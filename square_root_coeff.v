==> flow/design.v <==
module square_root_coeff (
    input clk,                     
    input [5:0] addr,              
    output reg [19:0] c0,          
    output reg [11:0] c1,          
);
reg [30:0] d;     
always @ (*) begin
    case (addr)
        8'd0  : d = 32'b1100110111110001110_011110000000;
        8'd1  : d = 32'b1101001011111011001_111011110011;
        8'd2  : d = 32'b0101010111101101110_010101000000;
        8'd3  : d = 32'b1101011101111111001_111111010011;
        8'd4  : d = 32'b0101100101100100010_101110011100;
        8'd5  : d = 32'b1101111010111110111_101000001100;
        8'd6  : d = 32'b1110001001011101011_011011010011;
        8'd7  : d = 32'b1110010011110011100_101101011001;
        8'd8  : d = 32'b0101111110110101010_011001000110;
        8'd9  : d = 32'b1110010010111100001_111010111011;
        8'd10 : d = 32'b0110100000101110001_000111111000;
        8'd11 : d = 32'b0110101010110001001_101100100011;
        8'd12 : d = 32'b0110001111001100101_111001100011;
        8'd13 : d = 32'b1110100001110101001_111010010101;
        8'd14 : d = 32'b0110101110100111010_011010000101;
        8'd15 : d = 32'b1110110111111100110_001011001010;
        8'd16 : d = 32'b0110011010110100101_100100110110;
        8'd17 : d = 32'b0110101100001001100_111111010010;
        8'd18 : d = 32'b0110111000000001000_101110011111;
        8'd19 : d = 32'b11111000000101011011_101001101001;
        8'd20 : d = 32'b00110100011100101111_011100100011;
        8'd21 : d = 32'b00110110011110011100_001100101001;
        8'd22 : d = 32'b10110111110111000110_001000110100;
        8'd23 : d = 32'b00111000110111101101_001100011100;
        8'd24 : d = 32'b10110101010011111110_011110111110;
        8'd25 : d = 32'b00110111001110000100_100001100011;
        8'd26 : d = 32'b00111000100001011001_101000110010;
        8'd27 : d = 32'b11111001011110000001_110011100100;
        8'd28 : d = 32'b01110110000000110101_101010001000;
        8'd29 : d = 32'b11110111110100011001_111100101010;
        8'd30 : d = 32'b11111001000011001010_001101011010;
        8'd31 : d = 32'b10111001111100011001_011110010110;
        8'd32 : d = 32'b01110110100110001001_111100010101;
        8'd33 : d = 32'b11111000010100000101_011100110010;
        8'd34 : d = 32'b10111001011110111001_110101110100;
        8'd35 : d = 32'b11111010010101001100_001100000110;
        8'd36 : d = 32'b00110111000101110100_010100010001;
        8'd37 : d = 32'b01111000101110110010_000000111110;
        8'd38 : d = 32'b10111001110110001010_100001010001;
        8'd39 : d = 32'b10111010101001111011_111100001111;
        8'd40 : d = 32'b00110111100001000101_110000110111;
        8'd41 : d = 32'b11111001000101101101_101000011110;
        8'd42 : d = 32'b11111010001010000011_001111001101;
        8'd43 : d = 32'b00111010111011100011_101110010101;
        8'd44 : d = 32'b01110111111000111001_010001010110;
        8'd45 : d = 32'b00111001011001101000_010010101101;
        8'd46 : d = 32'b01111010011011010001_111111001101;
        8'd47 : d = 32'b11111011001010110011_100010000001;
        8'd48 : d = 32'b01111000001101111010_110101000100;
        8'd49 : d = 32'b11111001101011001001_111111001110;
        8'd50 : d = 32'b00111010101010011000_110000111001;
        8'd51 : d = 32'b11111011011000001000_010111000010;
        8'd52 : d = 32'b11111000100000100111_011011100010;
        8'd53 : d = 32'b11111001111010101101_101101101001;
        8'd54 : d = 32'b01111010110111110001_100100000001;
        8'd55 : d = 32'b01111011100011111010_001101001010;
        8'd56 : d = 32'b10111000110001011010_000100010101;
        8'd57 : d = 32'b00111010001000101001_011101101101;
        8'd58 : d = 32'b00111011000011101110_011000010110;
        8'd59 : d = 32'b10111011101110011011_000100001110;
        8'd60 : d = 32'b11111001000000100110_101111001000;
        8'd61 : d = 32'b01111010010101001110_001111001011;
        8'd62 : d = 32'b01111011001110100000_001101101110;
        8'd63 : d = 32'b11111011110111111001_111100000110;
        default: d = 31'd0;
    endcase
end
always @ (posedge clk) begin
    c0 <= d[31:12];
    c1 <= d[11:0];
end
endmodule
# Step by step through the tools: square_root_coeff
# Tool output for the design above, in the order of the flow.
# Lines are those of the file above, counted from 1.
# Operators: Yosys type, input widths -> output width; for muxes data width and select width s.
# Cell names lack the library's common part.
# The mark n/a stands for no value.
[setup]
top_module = "square_root_coeff"
clock = "clk"
cell_library = "sky130hd"
corner = "tt_025C_1v80"

# Word level
# Yosys after proc, flatten, opt, wreduce and memory -nomap, before mapping. Enables and synchronous resets that opt folds into registers are not counted as muxes. Memory bits, and registers merged into a memory's read port (data or address), are not among the register bits. Print and check cells are not counted. Equal cells are merged and count once.
# Yosys's memory passes give these memory sizes; they may raise the number of words (mostly to a power of two), join words into wider ones and drop unused or constant bits.
[bits]
n_memories = 1
clocked_rd_ports_x_width = 30
rom_bits = 1920
ff_bits = 19
elab_cells = 2
input_bits = 7
[memory_table]
columns = ["name", "size", "width", "read_ports", "write_ports", "line", "source"]
rows = [
  ["(no name shown)", 64, 30, 1, 0, 9, "case (addr)"],
]

# Depth
# Depth = most cells in a row (Yosys ltp): at word level without a register or memory, in the mapped netlist without a sequential cell, where the memories' decode and read muxes count.
[logic_depth]
ltp_word = 0
abc_area = 0
depth_mapped = 9
ltp_nobuf = 6

# Netlist
# Yosys stat after the flow's synthesis: flattened, memories mapped to cells. It holds for the ABC_AREA given above (unset counts as 0); a run with the other value may have another netlist.
# The area totals of this step are shown rounded.
[by_type]
columns = ["cell", "n"]
rows = [
  ["dfxtp_1", 30],
  ["ha_1", 21],
  ["mux4_2", 10],
  ["a21oi_1", 39],
  ["o21ai_0", 32],
  ["nand2b_1", 24],
  ["buf_2", 26],
  ["mux2i_1", 12],
  ["nor2b_1", 19],
  ["nand2_1", 27],
  ["nor2_1", 27],
  ["buf_4", 12],
  ["o211ai_1", 12],
  ["a31oi_1", 14],
  ["a211oi_1", 9],
  ["buf_6", 6],
  ["nor3_1", 13],
  ["a311oi_1", 7],
]
# Not listed: further types 49, cells in them 129.
[mapped]
cell_count = 469
sequential_area_mm2 = 0.000601
buffers = 59
mapped_area_mm2 = 0.00361
ff_cells = 30

# Path before layout
# Source: OpenSTA report_checks on the synthesized netlist (no wires, ideal clock, input and output delay 20% of the period each), path of least setup slack; recovery checks are left aside. Register names are those of the netlist, which keeps one name where synthesis merged equal registers.
[synth_path]
kind = "input -> register"
from = "input addr[0]"
to = "register c1[6]"
period_ps = 2660
path_stages = 7
path_buffers = 2
t_arrival_ps = 2275
input_delay_ps = 532
setup_time_ps = 86
path_delay_ps = 1829
required_ps = 2574
setup_slack_ps = 298
synth_period_reached_ps = 2362
# "path_delay_ps" is the arrival time less input delay plus setup time.
# "path_stages" counts driving pins, that of a launching flip-flop among them; a cell with two outputs on the path counts twice.
# "synth_period_reached_ps" is the clock period less the worst setup slack; recovery checks do not enter. This is arithmetic on one report: input and output delays are still those of the set period (20% each).
[synth_between]
cell_sequence = "buf_2 inv_1 ha_1 buf_2 mux4_2 a21o_1 a221oi_2"
[synth_lines]
columns = ["element", "line", "source"]
rows = [
  ["start, declared", 3, "input [5:0] addr,"],
  ["end, declared", 5, "output reg [11:0] c1,"],
]
# No chain of elaborated cells between the ends is given.

# Worst path after layout
# From the final timing report of run A: the path of least setup slack in the routed layout; clock arrival at registers is part of the times.
# The path's times are printed in steps of 10 ps; the period is the one set.
[layout_path]
kind = "input -> register"
from = "input addr[0]"
to = "register c0[10]"
path_buffers = 2
path_stages = 8
required_ps = 4020
input_delay_ps = 770
setup_slack_ps = 830
period_ps = 3840
setup_time_ps = 100
t_arrival_ps = 3190
[layout_between]
cell_sequence = "clkdlybuf4s50_1 inv_1 ha_1 buf_4 nor2b_1 nor3_1 a21oi_1 a211o_1"
[layout_lines]
columns = ["element", "line", "source"]
rows = [
  ["start, declared", 3, "input [5:0] addr,"],
  ["end, declared", 4, "output reg [19:0] c0,"],
]
# No chain of elaborated cells between the ends is given.

# Stored flow runs of square_root_coeff (2 of them; Yosys, OpenROAD, sky130hd). They differ in their settings and are not a sequence. Constraints: input delay and output delay 20% of the set period each, output load 0.01 pF.
# "timing.achieved_period_ps" = clock period - worst setup slack. The figure is calculated, with input and output delays left at 20% of the set period.
# "worst_path_time_ps" means the part of the period allowed to the worst setup path (the constraints hold back 20% at inputs and 20% at outputs) less its slack; where the path has registers, the arrival times of their clocks count too.
# "power.total_mw" rests on the timing tool's default activity at the inputs, not on a simulated workload.
# "worst_path_time_ps" is given in steps of 10 ps.
# Results are given in rounded form.

[[run]]
name = "run A"
[run.settings]
period_ns = 3.84
CORE_UTILIZATION = 41
SETUP_SLACK_MARGIN = -0.23
PLACE_DENSITY_LB_ADDON = 0.07
TNS_END_PERCENT = 60
GPL_TIMING_DRIVEN = 1
GPL_ROUTABILITY_DRIVEN = 0
CTS_CLUSTER_SIZE = 76
MAX_ROUTING_LAYER = "met5"
CAP_MARGIN = 20
CORE_MARGIN = 2
SLEW_MARGIN = 20
[run.results]
power.total_mw = 1.28
die_area_mm2 = 0.00956
worst_path_time_ps = 2240
worst_path_kind = "input -> register"
final_stdcell_area_mm2 = 0.00401
worst_setup_slack_ps = 829
tns_ps = 0
post_synth_area_mm2 = 0.00361
hold_ws_ps = 1020
finish.utilization_frac = 0.464
timing.achieved_period_ps = 3011

[[run]]
name = "run B"
[run.settings]
period_ns = 2.96
CORE_UTILIZATION = 46
PLACE_DENSITY_LB_ADDON = 0.07
CORE_MARGIN = 8
CELL_PAD_IN_SITES_GLOBAL_PLACEMENT = 1
CELL_PAD_IN_SITES_DETAIL_PLACEMENT = 0
TNS_END_PERCENT = 70
CTS_CLUSTER_SIZE = 31
MAX_ROUTING_LAYER = "met5"
CAP_MARGIN = 20
SLEW_MARGIN = 20
[run.results]
power.total_mw = 1.51
finish.utilization_frac = 0.539
timing.achieved_period_ps = 2614
tns_ps = 0
worst_setup_slack_ps = 346
post_synth_area_mm2 = 0.00361
final_stdcell_area_mm2 = 0.00412
hold_ws_ps = 760
worst_path_time_ps = 2020
worst_path_kind = "input -> register"
die_area_mm2 = 0.0109
